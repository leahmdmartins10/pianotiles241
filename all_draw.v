==> flow/design.v <==
module all_draw(input clock, resetn, startn, draw_go,
						input [5:0] offset,
						input [2:0] line_0,
										line_1,
										line_2,
										line_3,
										line_4,
										line_5,
										line_6,
						input [5:0] main_st,
						output isDrawingDone, vga_en,
						output [8:0] xOutput,
						output [7:0] yOutput,
						output [2:0] colorOutput);
						wire [5:0] draw_done,
									  erase_done,
									  draw_color,
									  erase_color,
									  draw_en,
									  erase_en;
						wire [8:0] draw_0x,  
						draw_1x,
						draw_2x,
						draw_3x,
						draw_4x,
						draw_5x,
						erase_0x,
						erase_1x,
						erase_2x,
						erase_3x,
						erase_4x,
						erase_5x;
						wire [7:0] draw_0y,  
						draw_1y,
						draw_2y,
						draw_3y,
						draw_4y,
						draw_5y,
						erase_0y,
						erase_1y,
						erase_2y,
						erase_3y,
						erase_4y,
						erase_5y;
						wire [4:0] current_state;
						draw_cont c0(.clock(clock), 
										 .resetn(resetn), 
										 .startn(startn), 
										 .draw_go(draw_go), 
										 .drawdone(draw_done[5:0]),
										 .erase_done(erase_done[5:0]),
										 .draw_color(draw_color[5:0]),
										 .erase_color(erase_color[5:0]),
										 .draw_0x(draw_0x[8:0]),
										 .draw_1x(draw_1x[8:0]),
										 .draw_2x(draw_2x[8:0]),
										 .draw_3x(draw_3x[8:0]),
										 .draw_4x(draw_4x[8:0]),
										 .draw_5x(draw_5x[8:0]),
										 .erase_0x(erase_0x[8:0]),
										 .erase_1x(erase_1x[8:0]),
										 .erase_2x(erase_2x[8:0]),
										 .erase_3x(erase_3x[8:0]),
										 .erase_4x(erase_4x[8:0]),
										 .erase_5x(erase_5x[8:0]),
										 .draw_0y(draw_0x[7:0]),
										 .draw_1y(draw_1x[7:0]),
										 .draw_2y(draw_2x[7:0]),
										 .draw_3y(draw_3x[7:0]),
										 .draw_4y(draw_4x[7:0]),
										 .draw_5y(draw_5x[7:0]),
										 .erase_0y(erase_0x[7:0]),
										 .erase_1y(erase_1x[7:0]),
										 .erase_2y(erase_2x[7:0]),
										 .erase_3y(erase_3x[7:0]),
										 .erase_4y(erase_4x[7:0]),
										 .erase_5y(erase_5x[7:0]),
										 .main_st(main_st[5:0]),
										 .isDrawingDone(isDrawingDone),
										 .vga_en(vga_en),
										 .draw_en(draw_en[5:0]),
										 .erase_en(erase_en[5:0]),
										 .xOutput(xOutput[8:0]),
										 .yOutput(yOutput[7:0]),
										 .color_out(colorOutput),
										 .current_St(current_state[4:0]));
						drawProg draw0(.clock(clock),
									  .draw_en(draw_en[0]),
									  .line_id(4'b0000),
									  .line_above(line_0[2:0]),
									  .offset(offset[5:0]),
									  .x(draw_0x[8:0]),
									  .y(draw_0y[7:0]),
									  .color(draw_color[0]),
									  .drawdone(draw_done[0]));
						drawProg draw1(.clock(clock),
									  .draw_en(draw_en[1]),
									  .line_id(4'b0001),
									  .line_above(line_1[2:0]),
									  .offset(offset[5:0]),
									  .x(draw_1x[8:0]),
									  .y(draw_1y[7:0]),
									  .color(draw_color[1]),
									  .drawdone(draw_done[1]));
						drawProg draw2(.clock(clock),
									  .draw_en(draw_en[2]),
									  .line_id(4'b0010),
									  .line_above(line_2[2:0]),
									  .offset(offset[5:0]),
									  .x(draw_2x[8:0]),
									  .y(draw_2y[7:0]),
									  .color(draw_color[2]),
									  .drawdone(draw_done[2]));
						drawProg draw3(.clock(clock),
									  .draw_en(draw_en[3]),
									  .line_id(4'b0011),
									  .line_above(line_3[2:0]),
									  .offset(offset[5:0]),
									  .x(draw_3x[8:0]),
									  .y(draw_3y[7:0]),
									  .color(draw_color[3]),
									  .drawdone(draw_done[3]));
						drawProg draw4(.clock(clock),
									  .draw_en(draw_en[4]),
									  .line_id(4'b0100),
									  .line_above(line_4[2:0]),
									  .offset(offset[5:0]),
									  .x(draw_4x[8:0]),
									  .y(draw_4y[7:0]),
									  .color(draw_color[4]),
									  .drawdone(draw_done[4]));	
						drawProg draw5(.clock(clock),
									  .draw_en(draw_en[5]),
									  .line_id(4'b0101),
									  .line_above(line_5[2:0]),
									  .offset(offset[5:0]),
									  .x(draw_5x[8:0]),
									  .y(draw_5y[7:0]),
									  .color(draw_color[5]),
									  .drawdone(draw_done[5]));
						eraseProg erase0(.clock(clock),
									  .erase_en(erase_en[0]),
									  .line_id(4'b0000),
									  .line_below(line_1[2:0]),
									  .offset(offset[5:0]),
									  .x(erase_0x[8:0]),
									  .y(erase_0y[7:0]),
									  .color(erase_color[0]),
									  .erase_done(erase_done[0]));			
						eraseProg erase1(.clock(clock),
									  .erase_en(erase_en[1]),
									  .line_id(4'b0001),
									  .line_below(line_2[2:0]),
									  .offset(offset[5:0]),
									  .x(erase_1x[8:0]),
									  .y(erase_1y[7:0]),
									  .color(erase_color[1]),
									  .erase_done(erase_done[1]));
						eraseProg erase2(.clock(clock),
									  .erase_en(erase_en[2]),
									  .line_id(4'b0010),
									  .line_below(line_3[2:0]),
									  .offset(offset[5:0]),
									  .x(erase_2x[8:0]),
									  .y(erase_2y[7:0]),
									  .color(erase_color[2]),
									  .erase_done(erase_done[2]));		
						eraseProg erase3(.clock(clock),
									  .erase_en(erase_en[3]),
									  .line_id(4'b0011),
									  .line_below(line_4[2:0]),
									  .offset(offset[5:0]),
									  .x(erase_3x[8:0]),
									  .y(erase_3y[7:0]),
									  .color(erase_color[3]),
									  .erase_done(erase_done[3]));	
						eraseProg erase4(.clock(clock),
									  .erase_en(erase_en[4]),
									  .line_id(4'b0100),
									  .line_below(line_5[2:0]),
									  .offset(offset[5:0]),
									  .x(erase_4x[8:0]),
									  .y(erase_4y[7:0]),
									  .color(erase_color[4]),
									  .erase_done(erase_done[4]));	
						eraseProg erase5(.clock(clock),
									  .erase_en(erase_en[5]),
									  .line_id(4'b0101),
									  .line_below(line_6[2:0]),
									  .offset(offset[5:0]),
									  .x(erase_5x[8:0]),
									  .y(erase_5y[7:0]),
									  .color(erase_color[5]),
									  .erase_done(erase_done[5]));									  
endmodule
module draw_cont(input clock, resetn, startn, draw_go,
						input [5:0] drawdone,  
						erase_done, draw_color,
						erase_color,
						input [8:0] draw_0x,  
						draw_1x,
						draw_2x,
						draw_3x,
						draw_4x,
						draw_5x,
						erase_0x,
						erase_1x,
						erase_2x,
						erase_3x,
						erase_4x,
						erase_5x,
						input [7:0] draw_0y,  
						draw_1y,
						draw_2y,
						draw_3y,
						draw_4y,
						draw_5y,
						erase_0y,
						erase_1y,
						erase_2y,
						erase_3y,
						erase_4y,
						erase_5y,
						input [5:0] main_st,
						output reg isDrawingDone, vga_en,
						output reg [5:0] draw_en, erase_en,
						output reg [8:0] xOutput,
						output reg [7:0] yOutput,
						output reg [2:0] color_out,
						output reg [4:0] current_St);
						reg [4:0] next_st;
						localparam  WAIT = 4'd0,
										ERASELINE_0 = 4'd1,
										DRAW_LINE0 = 4'd2,
										ERASELINE_1 = 4'd3,
										DRAW_LINE1 = 4'd4,
										ERASELINE_2 = 4'd5,
										DRAW_LINE2 = 4'd6,
										ERASELINE_3 = 4'd7,
										DRAW_LINE3 = 4'd8,
										ERASELINE_4 = 4'd9,
										DRAW_LINE4 = 4'd10,
										ERASELINE_5 = 4'd11,
										DRAW_LINE5 = 4'd12,
										DONE = 4'd13;
						initial current_St = WAIT;
						always @(posedge clock)
						begin: stateTable 
							case (current_St)
								WAIT: next_st = draw_go ? ERASELINE_0 : WAIT;
								ERASELINE_0: next_st = erase_done[0] ? DRAW_LINE0 : ERASELINE_0;
								DRAW_LINE0: next_st = drawdone[0] ? ERASELINE_1 : DRAW_LINE0;
								ERASELINE_1: next_st = erase_done[1] ? DRAW_LINE1: ERASELINE_1;
								DRAW_LINE1: next_st = drawdone[1] ? ERASELINE_2 : DRAW_LINE1;
								ERASELINE_2: next_st = erase_done[2] ? DRAW_LINE2: ERASELINE_2;								
								DRAW_LINE2: next_st = drawdone[2] ? ERASELINE_3 : DRAW_LINE2;
								ERASELINE_3: next_st = erase_done[3] ? DRAW_LINE3 : ERASELINE_3;
								DRAW_LINE3: next_st = drawdone[3] ? ERASELINE_4: DRAW_LINE3;
								ERASELINE_4: next_st = erase_done[4] ? DRAW_LINE4 : ERASELINE_4;
								DRAW_LINE4: next_st = drawdone[4] ? ERASELINE_5 : DRAW_LINE4;
								ERASELINE_5: next_st = erase_done[5] ? DRAW_LINE5: ERASELINE_5;
								DRAW_LINE5: next_st = drawdone[5] ? DONE : DRAW_LINE5;
								DONE: next_st = draw_go ? DONE : WAIT;
								default: next_st = WAIT;
							endcase
					end  
					always @(*) begin: enableSignals 
						isDrawingDone = 1'b0;
						vga_en = 1'b0;
						draw_en = 6'b000000;
						erase_en = 6'b000000;
						case (current_St)
							ERASELINE_0 : begin
								erase_en[0] = 1'b1;
								xOutput = erase_0x;
								yOutput = erase_0y;
								color_out = {erase_color[0], erase_color[0], erase_color[0]};
								vga_en = 1'b1;
							end
							DRAW_LINE0 : begin
								draw_en[0] = 1'b1;
								xOutput = draw_0x;
								yOutput = draw_0y;
								color_out = {draw_color[0], draw_color[0], draw_color[0]};
								vga_en = 1'b1;
						   end
							ERASELINE_1 : begin
								erase_en[1] = 1'b1;
								xOutput = erase_1x;
								yOutput = erase_1y;
								color_out = {erase_color[1], erase_color[1], erase_color[1]};
								vga_en = 1'b1;
							end
							DRAW_LINE1 : begin
								draw_en[1] = 1'b1;
								xOutput = draw_1x;
								yOutput = draw_1y;
								color_out = {draw_color[1], draw_color[1], draw_color[1]};
								vga_en = 1'b1;
						   end
							ERASELINE_2 : begin
								erase_en[2] = 1'b1;
								xOutput = erase_2x;
								yOutput = erase_2y;
								color_out = {erase_color[2], erase_color[2], erase_color[2]};
								vga_en = 1'b1;
							end
							DRAW_LINE2 : begin
								draw_en[2] = 1'b1;
								xOutput = draw_2x;
								yOutput = draw_2y;
								color_out = {draw_color[2], draw_color[2], draw_color[2]};
								vga_en = 1'b1;
							end
							ERASELINE_3 : begin
								erase_en[3] = 1'b1;
								xOutput = erase_3x;
								yOutput = erase_1y;
								color_out = {erase_color[3], erase_color[3], erase_color[3]};
								vga_en = 1'b1;
							end							
							DRAW_LINE3 : begin
								draw_en[3] = 1'b1;
								xOutput = draw_3x;
								yOutput = draw_3y;
								color_out = {draw_color[3], draw_color[3], draw_color[3]};
								vga_en = 1'b1;
						   end
							ERASELINE_4 : begin
								erase_en[4] = 1'b1;
								xOutput = erase_4x;
								yOutput = erase_4y;
								color_out = {erase_color[4], erase_color[4], erase_color[4]};
								vga_en = 1'b1;
							end
							DRAW_LINE4 : begin
								draw_en[4] = 1'b1;
								xOutput = draw_4x;
								yOutput = draw_4y;
								color_out = {draw_color[4], draw_color[4], draw_color[4]};
								vga_en = 1'b1;
							end
							ERASELINE_5 : begin
								erase_en[5] = 1'b1;
								xOutput = erase_5x;
								yOutput = erase_5y;
								color_out = {erase_color[5], erase_color[5], erase_color[5]};
								vga_en = 1'b1;
							end
							DRAW_LINE5 : begin
								draw_en[5] = 1'b1;
								xOutput = draw_5x;
								yOutput = draw_5y;
								color_out = {draw_color[5], draw_color[5], draw_color[5]};
								vga_en = 1'b1;		
							end
							DONE : begin
								isDrawingDone = 1'b1;
								xOutput = 9'b0;
								yOutput = 8'b0;
								color_out = 3'b111;
							end
							default: begin
								xOutput = 9'b0;
								yOutput = 8'b0;
								color_out = 3'b111;
							end
						endcase
				end  
				always @(posedge clock) begin  
					if(!resetn | (!startn & main_st == 5'd0))
						current_St <= WAIT;
					else
						current_St <= next_st;
				end  
endmodule
module drawProg(input clock, draw_en,
					input [3:0] line_id,
					input [2:0] line_above,
					input [5:0] offset,
					output reg [8:0] x,
					output reg [7:0] y,
					output reg color, drawdone);
					reg [7:0] line_id_offset;
					localparam black = 1'b0,
									white = 1'b1;
					always @(*)
						line_id_offset = line_id * 40;
					always @(*)
						y = line_id_offset + offset;
					always @(posedge clock) begin
						if(!draw_en)
							case(line_above)
								3'b000: begin
									x <= 140;
									drawdone <= 1'b0;
									color <= white;
								end
								3'b001: begin
									x <= 120;
									drawdone <= 1'b0;
									color <= black;
								end
								3'b010: begin
									x <= 140;
									drawdone <= 1'b0;
									color <= black;
								end
								3'b011: begin
									x <= 160;
									drawdone <= 1'b0;
									color <= black;
								end
								3'b100: begin
									x <= 180;
									drawdone <= 1'b0;
									color <= black;
								end
								default: begin
									x <= 140;
									drawdone <= 1'b0;
									color <= white;
								end
						endcase
					else
						case(line_above)
							3'b000:
								drawdone <= 1'b1;
							3'b001: begin
								if(x == 139)
									drawdone <= 1'b1;
								else
									x = x + 1;
							end
							3'b010: begin
								if(x == 159)
									drawdone <= 1'b1;
								else
									x = x + 1;
							end
							3'b011: begin
								if(x == 179)
									drawdone <= 1'b1;
								else
									x = x + 1;
							end
							3'b100: begin
								if(x == 199)
									drawdone <= 1'b1;
								else
									x = x + 1;
							end
							default:
								drawdone <= 1'b1;
					 endcase
				end
endmodule
module eraseProg(input clock, erase_en,
						input[3:0] line_id,
						input [2:0] line_below,
						input [5:0] offset,
						output reg [8:0] x,
						output reg [7:0] y,
						output color,
						output reg erase_done);
						reg [7:0] line_id_offset;
						assign color = 1'b1;  
						always @(*)
							line_id_offset = line_id * 40;
						always @(*)
							y = line_id_offset + offset;
						always @(posedge clock) begin
							if(!erase_en)
								case(line_below)
									3'b000 : begin
										x <= 140;
										erase_done <= 1'b0;
									end
									3'b001 : begin
										x <= 120;
										erase_done <= 1'b0;
									end
									3'b010 : begin
										x <= 140;
										erase_done <= 1'b0;
									end
									3'b011 : begin
										x <= 160;
										erase_done <= 1'b0;
									end
									3'b100 : begin
										x <= 180;
										erase_done <= 1'b0;
									end
									default : begin
										x <= 140;
										erase_done <= 1'b0;
									end
							 endcase
						  else
							case(line_below)
								3'b000:
									erase_done <= 1'b1;  
								3'b001 : begin
									if(x == 139)
										erase_done <= 1'b1;
									else
										x = x + 1;  
								end
								3'b010 : begin
									if(x == 159)
										erase_done <= 1'b1;
									else
										x = x + 1;
								end
								3'b011 : begin
									if(x == 179)
										erase_done <= 1'b1;
									else
										x = x + 1;
								end
								3'b100 : begin
									if(x == 199)
										erase_done <= 1'b1;
									else
										x = x + 1;
								end
								default:
									erase_done <= 1'b1;
						endcase
					end
endmodule
---- From RTL to reports: all_draw ----
What the tools print for all_draw, step after step.
Lines are those of the file above, counted from 1.
Operators carry their Yosys type and port widths (W data, S select, Z words).
A cell with - has no value.
inputs
  top ..................................... all_draw
  clock input ............................. clock
  cell library ............................ sky130hd
  corner .................................. tt_025C_1v80

---- Elaborated design ----
Counts by Yosys on the flattened word-level netlist (proc, flatten, opt, wreduce; memories kept). Register bits leave out memories and registers merged into their read ports (data or address). Print and check cells are left out. Cells with the same type and inputs are merged into one.
bit counts
  flip-flop bits (word level) ............. 136
  bits in latches ......................... 0
  memory bits (writable) .................. 0
  ROM bits ................................ 0
  word width x clocked read ports ......... 0
  memories kept ........................... 0
  input bits .............................. 37
  output and inout port bits .............. 22
  elaborated cells ........................ 456
operators by class
  $add $sub $neg .......................... 12
  $mul .................................... 0
  div/mod/pow operators ................... 0
  $lt $le $gt $ge ......................... 0
  equal/unequal tests ..................... 197
  shift-type cells ........................ 0
  multiplexer cells ....................... 177
  bitwise gates (word level) .............. 2
  reduce/logical cells .................... 36
operators by type and width
  cell                   count
  $mux W9                60
  $eq A9 B8 Y1 const B   48
  $pmux W9 S4            12
  $pmux W8 S3            7
  $ne A3 B3 Y1 const B   48
  $add A9 B1 Y9 const B  12
  $pmux W9 S12           1
  $pmux W8 S11           1
  $mux W1                75
  $ne A5 B1 Y1 const B   12
  $reduce_and A5 Y1      12
  $ne A2 B1 Y1 const B   28
  $pmux W4 S14           1
  $reduce_and A4 Y1      12
  $pmux W1 S4            12
  $eq A3 B2 Y1 const B   14
  $ne A2 B2 Y1 const B   20
  $eq A5 B4 Y1 const B   6
  $reduce_or A4 Y1       6
  $eq A3 B1 Y1 const B   7
  $eq A3 B3 Y1 const B   7
  $eq A5 B3 Y1 const B   4
  $pmux W3 S6            1
  $reduce_or A12 Y1      1
  $eq A5 B2 Y1 const B   2
  $mux W4                2
  $logic_not A6 Y1       1
  $mux W3                2
Other operator kinds: 7; their cells: 10.

---- Longest topological paths ----
Depth = most cells in a row (Yosys ltp): at word level without a register or memory, in the mapped netlist without a sequential cell, where the memories' decode and read muxes count.
logic depth
  word-level depth ........................ 4
  ABC_AREA ................................ 0
  gate-level depth with buffers ........... 7
  depth with buffers taken out ............ 5

---- Mapped cells and area ----
Source: synth_stat.txt of the flow (Yosys; design flattened, memories mapped). It holds for the ABC_AREA given above (unset counts as 0); a run with the other value may have another netlist.
cell types
  cell type                  count  total area (sq um)
  sky130_fd_sc_hd__edfxtp_1  114    3.42E+03
  sky130_fd_sc_hd__xnor2_1   46     402.886
  sky130_fd_sc_hd__dfxtp_1   20     400.384
  sky130_fd_sc_hd__xor2_1    40     350.336
  sky130_fd_sc_hd__nor2_1    88     330.317
  sky130_fd_sc_hd__a21oi_1   65     325.312
  sky130_fd_sc_hd__nand3_1   59     295.283
  sky130_fd_sc_hd__clkbuf_1  62     232.723
  sky130_fd_sc_hd__nand2_1   62     232.723
  sky130_fd_sc_hd__and3_1    24     150.144
  sky130_fd_sc_hd__ha_1      12     150.144
  sky130_fd_sc_hd__nor3b_1   20     150.144
  sky130_fd_sc_hd__o21ai_0   30     150.144
  sky130_fd_sc_hd__nor3_1    26     130.125
  sky130_fd_sc_hd__nor4bb_1  13     130.125
  sky130_fd_sc_hd__nor2b_1   20     125.12
  sky130_fd_sc_hd__and2_1    19     118.864
  sky130_fd_sc_hd__nand4_1   19     118.864
Other cell types: 57; their cells: 280.
mapped netlist
  standard cells after synthesis .......... 1,019
  chip area (Yosys) ....................... 0.0094203 sq mm
  sequential part of the area ............. 0.0038237 sq mm
  flip-flop cells ......................... 134
  buffers ................................. 75
The figures by module come from a second, unflattened synthesis with its own total; it is not the netlist above.
second synthesis, totals
  cell total of the unflattened synthesis .. 1,301
  area (unflattened synthesis) ............ 0.0126309 sq mm
Rows give one instance, submodules left out.
modules
  module     instances  cells  area (sq mm)
  drawProg   6          92     0.0009171
  eraseProg  6          84     0.0008546
  draw_cont  1          243    0.0019932
  all_draw   1          2      0.0000075

---- Path before layout ----
OpenSTA on the mapped netlist: ideal clock, no wires. The path of least setup slack (recovery checks aside). Input and output delay are each 20% of the period. Register names are those of the netlist, which keeps one name where synthesis merged equal registers.
path after synthesis
  path type ............................... input port to flip-flop
  start ................................... input line_2[1]
  end ..................................... register draw2.x[0]
  period .................................. 2.85 ns
  external input delay .................... 0.570 ns
  setup time .............................. 0.387 ns
  launch time at the first pin ............ 0.570 ns
  arrival time ............................ 2.144 ns
  required time ........................... 2.463 ns
  setup slack ............................. 0.319 ns
  path delay .............................. 1.961 ns
  stages .................................. 5
  buffers on the path ..................... 1
  synthesis period reached ................ 2.531 ns
"path delay" is the arrival time less input delay plus setup time.
"stages": output pins that drive a net of the path, with the launching flip-flop's if there is one; two outputs of one cell count as two.
"synthesis period reached" = period - worst setup slack (recovery checks aside). The figure is calculated, with input and output delays left at 20% of the set period.
The rows between start and end are the longest chain of elaborated cells between them; the timing report does not say that the signal goes this way. Where chains are equally long, one stands for them.
Each line given opens the expression or statement behind the cell; cells for indexed reads and writes are added by Yosys, which also makes memories of some case tables.
At most two assigning lines are given for a register; there are more.
Only ways into the end's enable, where the timed path ends, are counted here.
on the way, after synthesis
  cells stage by stage .................... sky130_fd_sc_hd__clkbuf_1 sky130_fd_sc_hd__nor3b_1 sky130_fd_sc_hd__nor2_1 sky130_fd_sc_hd__o31a_1 sky130_fd_sc_hd__o21ai_0
  length of the longest elaborated chain .. 3
  elaborated cells on any way between the ends .. 10
  classes of those cells .................. 9 x eq/ne; 1 x reduce/logical
ends and longest elaborated chain, after synthesis
  element            line  text
  start, declared    5     line_2,
  $eq A3 B1 Y1       393   case(line_above)
  $ne A5 B1 Y1       -
  $reduce_and A5 Y1  -
  end, assigned      433   x = x + 1;
  end, assigned      439   x = x + 1;
  end, declared      381   output reg [8:0] x,

---- Worst path after layout ----
From the final timing report of run 1: the path of least setup slack in the routed layout; clock arrival at registers is part of the times.
path after layout
  path type ............................... flip-flop to output port
  start ................................... register draw2.x[3]
  end ..................................... output xOutput[3]
  period .................................. 3.72 ns
  output delay ............................ 0.74 ns
  launch time at the first pin ............ 0.42 ns
  arrival time ............................ 2.84 ns
  required time ........................... 2.98 ns
  setup slack ............................. 0.14 ns
  stages .................................. 7
  buffers on the path ..................... 2
The rows between start and end are the longest chain of elaborated cells between them; the timing report does not say that the signal goes this way. Where chains are equally long, one stands for them.
At most two assigning lines are given for a register; there are more.
on the way, after layout
  cells stage by stage .................... sky130_fd_sc_hd__edfxtp_1 sky130_fd_sc_hd__mux2_2 sky130_fd_sc_hd__a32o_1 sky130_fd_sc_hd__a2111oi_1 sky130_fd_sc_hd__buf_4 sky130_fd_sc_hd__nand2_1 sky130_fd_sc_hd__clkdlybuf4s50_1
  length of the longest elaborated chain .. 1
  elaborated cells on any way between the ends .. 1
  source lines of those cells ............. 1
  classes of those cells .................. 1 x mux
ends and longest elaborated chain, after layout
  element          line  text
  start, declared  381   output reg [8:0] x,
  start, assigned  433   x = x + 1;
  start, assigned  439   x = x + 1;
  $pmux W9 S12     272   case (current_St)
  end, declared    12    output [8:0] xOutput,

Subject: flow runs of all_draw

Hi,

Stored flow runs of all_draw (2 of them; Yosys, OpenROAD, sky130hd). They differ in their settings and are not a sequence. Constraints: input delay and output delay 20% of the set period each, output load 0.01 pF.
"clock period achieved" = clock period - worst setup slack. The figure is calculated, with input and output delays left at 20% of the set period.
"time on the worst setup path" means the part of the period allowed to the worst setup path (the constraints hold back 20% at inputs and 20% at outputs) less its slack; where the path has registers, the arrival times of their clocks count too.
By "total power after layout" is meant OpenSTA's value without simulated activity: inputs other than the clock are taken to toggle once in ten clock periods, and the tool carries that through the logic.

======== run 1 ========
==> flow/run.sh <==
#!/bin/bash
# the make line also repeats the synthesis and layout settings of config.mk as NAME=value (left out here)
make -C /OpenROAD-flow-scripts/flow DESIGN_CONFIG=/design/flow/config.mk WORK_HOME=/design/flow/orfs CLKGATE_MAP_FILE= finish
==> flow/config.mk <==
export PLATFORM = sky130hd
export DESIGN_NAME = all_draw
export DESIGN_NICKNAME = all_draw
export VERILOG_FILES = /design/flow/design.v
export SDC_FILE = /design/flow/constraint.sdc
export NUM_CORES = 4
export LEC_CHECK = 0
export CAP_MARGIN = 20
export CORE_MARGIN = 2
export CORE_UTILIZATION = 40
export SLEW_MARGIN = 20
==> flow/constraint.sdc <==
create_clock -name core_clock -period 3.72 [get_ports {clock}]
set_input_delay 0.7440 -clock core_clock [delete_from_list [all_inputs] [get_ports {clock}]]
set_output_delay 0.7440 -clock core_clock [all_outputs]
set_load 0.01 [all_outputs]

-------- measured, run 1 --------
  post-route setup TNS .................... 0.000 ns
  lowest setup slack ...................... 0.141 ns
  total power after layout ................ 0.004166 W
  utilization of the finished layout ...... 0.473
  mapped cell area after synthesis ........ 0.0094203 sq mm
  time on the worst setup path ............ 2.84 ns
  worst setup path kind ................... flip-flop to output port
  overall die area ........................ 0.0247937 sq mm
  worst hold slack after layout ........... 0.422 ns
  clock period achieved ................... 3.579 ns
  standard-cell area after layout ......... 0.0110043 sq mm

======== run 2 ========
==> flow/run.sh <==
#!/bin/bash
# the make line also repeats the synthesis and layout settings of config.mk as NAME=value (left out here)
make -C /OpenROAD-flow-scripts/flow DESIGN_CONFIG=/design/flow/config.mk WORK_HOME=/design/flow/orfs CLKGATE_MAP_FILE= finish
==> flow/config.mk <==
export PLATFORM = sky130hd
export DESIGN_NAME = all_draw
export DESIGN_NICKNAME = all_draw
export VERILOG_FILES = /design/flow/design.v
export SDC_FILE = /design/flow/constraint.sdc
export NUM_CORES = 4
export LEC_CHECK = 0
export CAP_MARGIN = 25
export CELL_PAD_IN_SITES_DETAIL_PLACEMENT = 0
export CELL_PAD_IN_SITES_GLOBAL_PLACEMENT = 2
export CORE_MARGIN = 8
export CORE_UTILIZATION = 49
export PLACE_DENSITY_LB_ADDON = 0.03
export SETUP_SLACK_MARGIN = 0.25
export SLEW_MARGIN = 20
==> flow/constraint.sdc <==
create_clock -name core_clock -period 2.94 [get_ports {clock}]
set_input_delay 0.5880 -clock core_clock [delete_from_list [all_inputs] [get_ports {clock}]]
set_output_delay 0.5880 -clock core_clock [all_outputs]
set_load 0.01 [all_outputs]

-------- measured, run 2 --------
  post-route setup TNS .................... 0.000 ns
  lowest setup slack ...................... 0.100 ns
  total power after layout ................ 0.005439 W
  utilization of the finished layout ...... 0.652
  mapped cell area after synthesis ........ 0.0094203 sq mm
  time on the worst setup path ............ 2.25 ns
  worst setup path kind ................... flip-flop to output port
  overall die area ........................ 0.0239182 sq mm
  worst hold slack after layout ........... 0.437 ns
  clock period achieved ................... 2.840 ns
  standard-cell area after layout ......... 0.0122455 sq mm

Regards
